==> flow/design.v <==
module debouncer 
#(
    parameter integer DEBOUNCE_WAIT = 2_500_000  
)
(
    input  logic clk,
    input  logic rst_n,
    input  logic btn,         
    output logic btn_pls_out   
);
    localparam int BIT_SIZE = $clog2(DEBOUNCE_WAIT + 1);
    logic btn_r;
    logic btn_f;
    logic [BIT_SIZE-1:0] counter;
    logic is_running;
    logic btn_debounced;
    edge_detect btn_in_edge (
        .clk(clk),
        .rst_n(rst_n),
        .sig(btn),
        .r_edge(btn_r),    
        .f_edge(btn_f)     
    );
    edge_detect dbounce_out_edge (
        .clk(clk),
        .rst_n(rst_n),
        .sig(btn_debounced),
        .r_edge(btn_pls_out),    
        .f_edge( )               
    );
always_ff @(posedge clk, negedge rst_n)
    if (~rst_n) begin
        counter <= 'd0;
        btn_debounced <= 'b0;
        is_running <= 'b0;
    end else begin
        if(btn_r == 'b1) begin
            counter    <= 'd0;
            is_running <= 'b1;
        end else if( btn_f == 'b1) begin
            counter    <= 'd0;
            is_running <= 'b0;
        end else begin
            if(is_running) begin
                if(counter < DEBOUNCE_WAIT) begin
                    counter       <= counter + 1;
                    btn_debounced <= 'b0;
                end else begin
                    btn_debounced <= 'b1;
                    is_running    <= 'b0;
                end
            end
        end
    end
endmodule
module edge_detect
(
    input   logic clk, 
    input   logic rst_n,
    input   logic sig,
    output  logic r_edge,
    output  logic f_edge
);
logic delay_reg0;
always_ff @(posedge clk, negedge rst_n)
    if (~rst_n) begin
        delay_reg0 <= 1'b0;
        r_edge  <= 1'b0;
        f_edge  <= 1'b0;
    end else begin
        delay_reg0 <= sig;
        r_edge     <= ~delay_reg0 & sig;
        f_edge     <= delay_reg0 & ~sig;
    end
endmodule
## Tool chain data of debouncer

Tool output for the design above, in the order of the flow.
Lines are those of the file above, counted from 1.
Operators: Yosys type, input widths -> output width; for muxes data width and select width s.
Cell names lack the library's common part.
Not given: n/a

- Design top: debouncer
- Clock: clk
- Library: sky130hd
- Library corner: tt_025C_1v80

## After elaboration

Source: Yosys, flattened and elaborated, memories not mapped. Widths are those after wreduce. Registers that Yosys merges into a memory's read port (data or address) are not register bits. Print and check cells do not count. Equal cells are merged and count once.

- Word-level cells: 31
- Latch bits: 0
- Memory cells: 0
- Bits of input ports: 3
- Bits in writable memories: 0
- ROM bits: 0
- Clocked read ports x word width: 0
- Output and inout bits: 1
- Register bits: 29

- Shift operators: 0
- Divide/modulo/power cells: 0
- $mul: 0
- Equal/unequal tests: 0
- $lt $le $gt $ge: 1
- Bitwise logic cells: 8
- Add/sub/neg operators: 1
- Mux-type cells: 9
- Reduce/logical cells: 4

Operators by type and width:

| operator | number |
|---|---|
| $mux 22 | 4 |
| $add 22x1->22 const B | 1 |
| $lt 22x22->1 const B | 1 |
| $reduce_bool 3->1 | 2 |
| $not 1->1 | 5 |
| $mux 1 | 5 |
| $and 1x1->1 | 3 |
| $reduce_and 3->1 | 1 |
| $reduce_and 2->1 | 1 |

## Logic depth

Yosys ltp: most cells in a row. Word level: on the elaborated netlist, between registers, memories and ports. Mapped: between sequential cells and ports; inverters and the memories' decode and read muxes count.

- Word-level depth: 5
- ABC_AREA: 0
- Gate-level depth with buffers: 7
- Depth with buffers taken out: 5

## Mapped cells and area

The flow's flattened synthesis, as Yosys stat reports it; memories are mapped. The netlist is that of the ABC_AREA named above (0 if unset); the other value can give another one.
The area totals of this step are shown rounded.

Cell types:

| type | number | area in all (um^2) |
|---|---|---|
| dfrtp_1 | 29 | 725.696 |
| or4_1 | 11 | 82.579 |
| a21oi_1 | 16 | 80.077 |
| o31ai_1 | 8 | 60.058 |
| nand3_1 | 11 | 55.053 |
| nand2_1 | 12 | 45.043 |
| o21ai_0 | 6 | 30.029 |
| a41oi_4 | 1 | 27.526 |
| and3_1 | 4 | 25.024 |
| or3_1 | 4 | 25.024 |
| nor2_1 | 6 | 22.522 |
| o211ai_1 | 3 | 22.522 |
| o21a_1 | 3 | 22.522 |
| nand4_4 | 1 | 21.27 |
| nor4_4 | 1 | 21.27 |
| nor2b_1 | 3 | 18.768 |
| nor4_1 | 3 | 18.768 |
| o31a_1 | 2 | 17.517 |

Not listed: further types 24, cells in them 31.

- Synthesis area: 1550 um^2
- Sequential part of the area: 726 um^2
- Mapped cells: 155
- Buffer cells: 7
- Flip-flops: 29

By module: a second synthesis without flattening, with its own total; a netlist apart from the flattened one above.

- Cell total of the unflattened synthesis: 168
- Area (unflattened synthesis): 1600 um^2

Each row is one instance without its submodules.

By module:

| module | times used | seq. area (um^2) | area (um^2) | cells |
|---|---|---|---|---|
| debouncer | 1 | 601 | 1420 | 158 |
| edge_detect | 2 | 75.1 | 90.1 | 5 |

## Path before layout

Path of least setup slack by OpenSTA after synthesis, without wires, with an ideal clock, recovery checks aside; 20% of the period is set as input and as output delay. Where synthesis merged equal registers, the netlist keeps one of their names.

- Path kind: register to register
- Start point: register counter[9]
- End point: register counter[17]
- Stages: 7
- Path slack: 338 ps
- Period: 2150 ps
- Arrival time: 1734 ps
- Setup time: 78 ps
- Time at the first pin: 0 ps
- Path buffers: 1
- Path delay: 1812 ps
- Data required time: 2072 ps
- Synthesis period reached: 1812 ps

"path delay" is the arrival time less input delay plus setup time.
"stages": output pins that drive a net of the path, with the launching flip-flop's if there is one; two outputs of one cell count as two.
"synthesis period reached" is the clock period less the worst setup slack; recovery checks do not enter. This is arithmetic on one report: input and output delays are still those of the set period (20% each).
Between the ends stands the longest chain of elaborated cells between them, by number of cells; it is not shown to be the way that was timed. Of several equally long chains one is given.
Each line given opens the expression or statement behind the cell; cells for indexed reads and writes are added by Yosys, which also makes memories of some case tables.
At most two assigning lines are given for a register; there are more.

- Cell sequence: dfrtp_1 a211o_1 nand2_1 a41oi_4 buf_6 or4_1 a21oi_1
- Cells in the longest elaborated chain: 5
- Elaborated cells on any way between the ends: 8
- Source lines of those cells: 5
- Classes of those cells: 1 x add/sub; 1 x compare; 4 x mux; 2 x reduce/logical

RTL lines, path post-synthesis:

| what | line | text |
|---|---|---|
| from (decl) | 14 | `logic [BIT_SIZE-1:0] counter;` |
| from (assign) | 33 | `counter <= 'd0;` |
| from (assign) | 46 | `counter       <= counter + 1;` |
| $add 22x1->22 | 46 |  |
| $mux 22 | 45 | `if(counter < DEBOUNCE_WAIT) begin` |
| $mux 22 | 44 | `if(is_running) begin` |
| $mux 22 | 40 | `end else if( btn_f == 'b1) begin` |
| $mux 22 | 37 | `if(btn_r == 'b1) begin` |
| to (assign) | 38 | `counter    <= 'd0;` |
| to (assign) | 46 |  |
| to (decl) | 14 |  |

## Timing after layout

From the final timing report of record 1: the path of least setup slack in the routed layout; clock arrival at registers is part of the times.
The report prints the path's times to 10 ps; the period is as set.

- Path kind: register to register
- Start point: register counter[12]
- End point: register counter[1]
- Stages: 7
- Path buffers: 1
- Path slack: 1300 ps
- Time at the first pin: 290 ps
- Period: 3510 ps
- Arrival time: 2370 ps
- Setup time: 130 ps
- Data required time: 3670 ps

Between the ends stands the longest chain of elaborated cells between them, by number of cells; it is not shown to be the way that was timed. Of several equally long chains one is given.
At most two assigning lines are given for a register; there are more.

- Cell sequence: dfrtp_1 nor4b_1 o21ai_1 a41oi_4 buf_8 mux2i_1 nor2_1
- Cells in the longest elaborated chain: 5
- Elaborated cells on any way between the ends: 7
- Source lines of those cells: 4
- Classes of those cells: 1 x compare; 4 x mux; 2 x reduce/logical

RTL lines, path post-layout:

| what | line | text |
|---|---|---|
| from (decl) | 14 | `logic [BIT_SIZE-1:0] counter;` |
| from (assign) | 33 | `counter <= 'd0;` |
| from (assign) | 46 | `counter       <= counter + 1;` |
| $lt 22x22->1 | 45 | `if(counter < DEBOUNCE_WAIT) begin` |
| $mux 22 | 45 |  |
| $mux 22 | 44 | `if(is_running) begin` |
| $mux 22 | 40 | `end else if( btn_f == 'b1) begin` |
| $mux 22 | 37 | `if(btn_r == 'b1) begin` |
| to (assign) | 38 | `counter    <= 'd0;` |
| to (assign) | 46 |  |
| to (decl) | 14 |  |

==> runs of debouncer <==
Top module debouncer; platform sky130hd; tools Yosys and OpenROAD; 2 stored runs in no particular order. Input and output delays are each 20% of the period that was set; the output load is 0.01 pF.
"achieved clock period": clock period set for the run, less the worst setup slack. It is reckoned from that one timing run; input and output delays stay at 20% of the period that was set.
"worst path time" means the part of the period allowed to the worst setup path (the constraints hold back 20% at inputs and 20% at outputs) less its slack; where the path has registers, the arrival times of their clocks count too.
"power consumption" is the tool's figure for a default switching activity; nothing was simulated.
"worst path time" is given in steps of 10 ps.
Measured values are rounded.

### Record 1

==> flow/run.sh <==
#!/bin/bash
# the make line also repeats the synthesis and layout settings of config.mk as NAME=value (left out here)
make -C /OpenROAD-flow-scripts/flow DESIGN_CONFIG=/design/flow/config.mk WORK_HOME=/design/flow/orfs CLKGATE_MAP_FILE= finish
==> flow/config.mk <==
export PLATFORM = sky130hd
export DESIGN_NAME = debouncer
export DESIGN_NICKNAME = debouncer
export VERILOG_FILES = /design/flow/design.v
export SDC_FILE = /design/flow/constraint.sdc
export NUM_CORES = 4
export LEC_CHECK = 0
export CAP_MARGIN = 20
export CELL_PAD_IN_SITES_DETAIL_PLACEMENT = 2
export CORE_ASPECT_RATIO = 0.73
export CORE_MARGIN = 2
export CORE_UTILIZATION = 27
export HOLD_SLACK_MARGIN = 0.18
export MAX_ROUTING_LAYER = met4
export MIN_ROUTING_LAYER = met1
export PLACE_DENSITY = 0.38
export SETUP_SLACK_MARGIN = 0.74
export SLEW_MARGIN = 20
==> flow/constraint.sdc <==
create_clock -name core_clock -period 3.51 [get_ports {clk}]
set_input_delay 0.7020 -clock core_clock [delete_from_list [all_inputs] [get_ports {clk}]]
set_output_delay 0.7020 -clock core_clock [all_outputs]
set_load 0.01 [all_outputs]

Results of record 1:
- Cell area after synthesis: 1550 um^2
- Worst setup slack after layout: 1300 ps
- Standard-cell area after layout: 1760 um^2
- Post-layout utilization: 31.9 %
- Achieved clock period: 2207 ps
- Power consumption: 791 µW
- Setup total negative slack: 0 ps
- Die outline area: 6380 um^2
- Final worst hold slack: 404 ps
- Worst path time: 2210 ps
- Class of the worst setup path: register to register

### Record 2

==> flow/run.sh <==
#!/bin/bash
# the make line also repeats the synthesis and layout settings of config.mk as NAME=value (left out here)
make -C /OpenROAD-flow-scripts/flow DESIGN_CONFIG=/design/flow/config.mk WORK_HOME=/design/flow/orfs CLKGATE_MAP_FILE= finish
==> flow/config.mk <==
export PLATFORM = sky130hd
export DESIGN_NAME = debouncer
export DESIGN_NICKNAME = debouncer
export VERILOG_FILES = /design/flow/design.v
export SDC_FILE = /design/flow/constraint.sdc
export NUM_CORES = 4
export LEC_CHECK = 0
export CAP_MARGIN = 5
export CELL_PAD_IN_SITES_DETAIL_PLACEMENT = 0
export CORE_ASPECT_RATIO = 0.78
export CORE_MARGIN = 8
export CORE_UTILIZATION = 21
export CTS_CLUSTER_DIAMETER = 359
export GPL_ROUTABILITY_DRIVEN = 1
export MAX_ROUTING_LAYER = met5
export SETUP_SLACK_MARGIN = 0.41
export SLEW_MARGIN = 10
export TNS_END_PERCENT = 60
==> flow/constraint.sdc <==
create_clock -name core_clock -period 2.07 [get_ports {clk}]
set_input_delay 0.4140 -clock core_clock [delete_from_list [all_inputs] [get_ports {clk}]]
set_output_delay 0.4140 -clock core_clock [all_outputs]
set_load 0.01 [all_outputs]

Results of record 2:
- Die outline area: 10400 um^2
- Worst setup slack after layout: 139 ps
- Achieved clock period: 1931 ps
- Final worst hold slack: 392 ps
- Post-layout utilization: 29.6 %
- Standard-cell area after layout: 2100 um^2
- Power consumption: 1270 µW
- Worst path time: 1930 ps
- Class of the worst setup path: register to register
- Cell area after synthesis: 1550 um^2
- Setup total negative slack: 0 ps
